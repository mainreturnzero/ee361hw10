==> flow/design.v <==
module DMemory_IO(
		rdata,		 
		io_display,	 
		clock,		 
		addr,		 
		wdata,		 
		write,		 
		read,		 
		io_sw0,		 
		io_sw1		 
		);
output [15:0] rdata;
output [6:0] io_display;
input clock;
input [15:0] addr;
input [15:0] wdata;
input write;
input read;
input io_sw0;
input io_sw1;
reg [15:0] memcell[0:127];  
reg [15:0] rdata;
wire [15:0] mem_rdata;	 
wire [15:0] io_rdata;    
reg [6:0] io_display;  
assign mem_rdata = memcell[addr[7:1]];  
assign io_rdata = {14'd0,io_sw1,io_sw0};
always @(addr or mem_rdata or io_rdata or read)
	begin
	if (read == 0) rdata = 0;
	else  
		begin
		if (addr >= 0 && addr < 256) 	rdata = mem_rdata; 
		else if (addr == 16'hfff0) 		rdata = io_rdata;
		else rdata = 0;  
		end
	end
always @(posedge clock)
	if (write == 1 && addr == 16'hfffa) 
         io_display <= wdata[6:0];
always @(posedge clock)
	if (write == 1 && addr[15:8] == 0) memcell[addr[7:1]] <= wdata;
endmodule
module RegFile(
	rdata1,			 
	rdata2,			 
	clock,		
	wdata,			 
	waddr,			 
	raddr1,			 
	raddr2,			 
	write			 
	);			
output [15:0] rdata1, rdata2; 	
input clock;
input [15:0] wdata; 			
input [2:0] raddr1, raddr2; 	
input [2:0] waddr; 			
input write;					
reg [15:0] rdata1, rdata2;
reg [15:0] regcell[0:7];		 
always @(posedge clock) if (write==1) regcell[waddr]<=wdata;
always @(raddr1 or regcell[raddr1]) 
	if (raddr1 == 0) 	rdata1 = 0;
	else 				rdata1 = regcell[raddr1];
always @(raddr2 or regcell[raddr2]) 
	if (raddr2 == 0) 	rdata2 = 0;
	else 				rdata2 = regcell[raddr2];
endmodule
module ALU(
	result,			 
	zero_result,	 
	indata0,		 
	indata1,		 
	select			 
	);		
output [15:0] result;
output zero_result;
input [15:0] indata0, indata1;
input [2:0] select;
reg [15:0] result;
reg zero_result;
always @(indata0 or indata1 or select)
	case(select)
	0: result = indata0 + indata1;
	1: result = indata0 - indata1;
	2: result = (indata0 - indata1) >> 15;
	3: result = indata0 | indata1;
	4: result = indata0 & indata1;
	default: result = 0;
	endcase
always @(result)  
	if (result == 0) 	zero_result = 1;
	else 			  	zero_result = 0;
endmodule
module MUX2(
	result,		 
	indata0,	 
	indata1,	 
	select		 
	);	
output [15:0] result;
input [15:0] indata0, indata1;
input select;
reg [15:0] result;
always @(indata0 or indata1 or select)
	case(select)
	0: result = indata0;
	1: result = indata1;
	endcase
endmodule
module MUX4(
	result,		 
	indata0,	 
	indata1,	 
	indata2,	 
	indata3,	 
	select		 
	);	
output [15:0] result;
input [15:0] indata0, indata1, indata2, indata3;
input [1:0] select;
reg [15:0] result;
always @(indata0 or indata1 or indata2 or indata3 or select)
	case(select)
	0: result = indata0;
	1: result = indata1;
	2: result = indata2;
	3: result = indata3;
	endcase
endmodule
module SignExt(
	result,		 
	value		 
	);		
output [15:0] result;
input [6:0] value;
assign result = {{9{value[6]}},value };  
endmodule
# From RTL to reports: DMemory_IO
# The steps from the RTL of DMemory_IO to its reports follow in flow order.
# Lines are those of the file above, counted from 1.
# Cell names lack the library's common part.
# A cell with n/a has no value.
[inputs]
top_module = "DMemory_IO"
clock_port = "clock"
library = "sky130hd"
corner = "tt_025C_1v80"

# Word-level counts
# Source: Yosys, flattened and elaborated, memories not mapped. Widths are those after wreduce; folded enables and synchronous resets count as part of the registers. Registers that Yosys merges into a memory's read port (data or address) are not register bits. Print and check cells do not count. Equal cells are merged and count once.
# Yosys's memory passes give these memory sizes; they may raise the number of words (mostly to a power of two), join words into wider ones and drop unused or constant bits.
[op_classes]
addsub = 0
multipliers = 0
div = 0
n_cmp = 2
eq_ne = 2
shifts = 0
muxes = 6
bitwise = 0
reduce_logical = 4
[ops]
columns = ["operator", "n"]
rows = [
  ["2-to-1 mux 16 bit", 3],
  ["== test 16 bit with constant B", 2],
  [">= comparator 16 x 1 -> 1 bit with constant B", 1],
  ["< comparator 16 x 9 -> 1 bit with constant B", 1],
  ["logical NOT 8 bit", 1],
  ["2-to-1 mux 7 bit", 1],
  ["logical AND 1 bit", 3],
  ["2-to-1 mux 2 bit", 1],
  ["2-to-1 mux 1 bit", 1],
]
[word_totals]
regBits = 7
latch_bits = 0
ram_bits = 2048
rom_bits = 0
clocked_rd_ports_x_width = 0
n_memories = 1
inputBits = 37
output_inout_bits = 23
[memory_table]
columns = ["name", "size", "width", "read_ports", "wr", "line", "source"]
rows = [
  ["memcell", 128, 16, 1, 1, 21, "reg [15:0] memcell[0:127];"],
]

# Logic depth
# Yosys ltp: most cells in a row. Word level: on the elaborated netlist, between registers, memories and ports. Mapped: between sequential cells and ports; inverters and the memories' decode and read muxes count.
[depth]
word_depth = 4
abc_area = 0
depth_mapped = 12

# Netlist
# Source: synth_stat.txt of the flow (Yosys; design flattened, memories mapped). It holds for the ABC_AREA given above (unset counts as 0); a run with the other value may have another netlist.
# Totals and module areas in this step are rounded.
[types]
columns = ["type", "n"]
rows = [
  ["edfxtp_1", 2055],
  ["mux4_2", 177],
  ["mux2i_1", 257],
  ["a221oi_1", 189],
  ["mux2_2", 128],
  ["nor2_1", 238],
  ["a22oi_1", 103],
  ["o22ai_1", 119],
  ["a22o_1", 65],
  ["o21ai_0", 110],
  ["buf_2", 104],
  ["a21oi_1", 99],
  ["buf_6", 42],
  ["nand2_1", 125],
  ["a221o_1", 34],
  ["clkbuf_1", 83],
  ["buf_4", 35],
  ["mux4_1", 8],
]
# Not listed: further types 54, cells in them 240.
[mapped]
cells = 4211
area_um2 = 79800
seqArea_um2 = 61700
ffs = 2055
buffers = 290

# Worst setup path after synthesis
# Source: OpenSTA report_checks on the synthesized netlist (no wires, ideal clock, input and output delay 20% of the period each), path of least setup slack; recovery checks are left aside. Register names are those of the netlist, which keeps one name where synthesis merged equal registers.
[synth_path]
path_kind = "in2reg"
startpoint = "in addr[3]"
endpoint = "mem memcell[102][0]"
period_ns = 3.7
setup_time_ns = 0.388
t_first_pin_ns = 0.740
arrival_ns = 2.961
t_required_ns = 3.312
path_slack_ns = 0.351
delay_ns = 2.609
driving_pins = 10
path_buffers = 8
period_less_setup_slack_ns = 3.349
# "delay_ns" = arrival - input delay + setup time.
# "driving_pins": output pins that drive a net of the path, with the launching flip-flop's if there is one; two outputs of one cell count as two.
# "period_less_setup_slack_ns" is the clock period less the worst setup slack; recovery checks do not enter. This is arithmetic on one report: input and output delays are still those of the set period (20% each).
# Between the ends stands the longest chain of elaborated cells between them, by number of cells; it is not shown to be the way that was timed. Of several equally long chains one is given.
# A line is the first line of the expression or statement that the cell stems from. Yosys adds cells for indexed reads and writes and turns some case tables into memories.
[synth_between]
cell_sequence = "buf_6 buf_6 buf_6 buf_6 buf_4 buf_2 buf_2 nand3_1 clkbuf_1 nor2_1"
elab_chain_len = 1
cells_between = 1
lines_between = 1
cone_classes = "mux (1)"
[synth_rtl]
columns = ["element", "line", "source"]
rows = [
  ["from (decl)", 15, "input [15:0] addr;"],
  ["2-to-1 mux 7 bit", 42, "if (write == 1 && addr[15:8] == 0) memcell[addr[7:1]] <= wdata;"],
  ["to (decl)", 21, "reg [15:0] memcell[0:127];"],
]

# Path in the finished layout
# From the final timing report of run 1: the path of least setup slack in the routed layout; clock arrival at registers is part of the times.
[layout_path]
path_kind = "in2out"
startpoint = "in addr[3]"
endpoint = "out rdata[9]"
period_ns = 4.53
out_delay_ns = 0.91
t_first_pin_ns = 0.91
arrival_ns = 3.69
t_required_ns = 3.62
path_slack_ns = -0.06
driving_pins = 10
path_buffers = 4
# Between the ends stands the longest chain of elaborated cells between them, by number of cells; it is not shown to be the way that was timed. Of several equally long chains one is given.
[layout_between]
cell_sequence = "buf_16 buf_6 buf_12 mux2_2 a221oi_1 o22a_1 o221ai_4 o41ai_4 o311ai_4 buf_2"
elab_chain_len = 4
cells_between = 6
lines_between = 3
cone_classes = "compare (2); mux (2); reduce/logical (1); memory (1)"
[layout_rtl]
columns = ["element", "line", "source"]
rows = [
  ["from (decl)", 15, "input [15:0] addr;"],
  [">= comparator 16 x 1 -> 1 bit", 33, "if (addr >= 0 && addr < 256) rdata = mem_rdata;"],
  ["logical AND 1 bit", 33, ""],
  ["2-to-1 mux 16 bit", 33, ""],
  ["2-to-1 mux 16 bit", 30, "if (read == 0) rdata = 0;"],
  ["to (decl)", 12, "output [15:0] rdata;"],
]

# Stored flow runs of DMemory_IO (2 of them; Yosys, OpenROAD, sky130hd). They differ in their settings and are not a sequence. Constraints: input delay and output delay 20% of the set period each, output load 0.01 pF.
# "achievedPeriod_ns" is the run's clock period less its worst setup slack. It is reckoned from that one timing run; input and output delays stay at 20% of the period that was set.
# By "worst_path_ns" is meant the share of the clock period that the worst setup path is allowed (20% is reserved at inputs, 20% at outputs), minus its slack. Clock arrival times at its registers enter into it.
# "power.total_mw" rests on the timing tool's default activity at the inputs, not on a simulated workload.
# The results are shown rounded.

[[run]]
name = "run 1"
[run.settings]
period_ns = 4.53
CORE_UTILIZATION = 49
CORE_MARGIN = 6
ABC_AREA = 0
CAP_MARGIN = 5
SLEW_MARGIN = 20
[run.results]
ys_area_um2 = 79800
final_die_area_um2 = 173000
finalCellArea_um2 = 98100
utilization_pct = 60.9
final_setup_ws_ns = -0.065
setup_tns_ns = -0.147
hold_worst_slack_ns = 0.301
power.total_mw = 40.2
achievedPeriod_ns = 4.595
worst_path_ns = 2.78
critical_path_kind = "in2out"

[[run]]
name = "run 2"
[run.settings]
period_ns = 1.94
CORE_UTILIZATION = 18
SETUP_SLACK_MARGIN = 0.12
PLACE_DENSITY_LB_ADDON = 0.17
CORE_ASPECT_RATIO = 0.91
CELL_PAD_IN_SITES_GLOBAL_PLACEMENT = 2
CELL_PAD_IN_SITES_DETAIL_PLACEMENT = 0
GPL_TIMING_DRIVEN = 1
CTS_CLUSTER_SIZE = 86
CTS_CLUSTER_DIAMETER = 28
MIN_ROUTING_LAYER = "met2"
MAX_ROUTING_LAYER = "met4"
CAP_MARGIN = 20
CORE_MARGIN = 2
SLEW_MARGIN = 20
[run.results]
ys_area_um2 = 79800
final_die_area_um2 = 449000
finalCellArea_um2 = 122000
utilization_pct = 27.7
final_setup_ws_ns = -2.28
setup_tns_ns = -678
hold_worst_slack_ns = 0.217
power.total_mw = 153
achievedPeriod_ns = 4.220
worst_path_ns = 3.83
critical_path_kind = "reg2out"
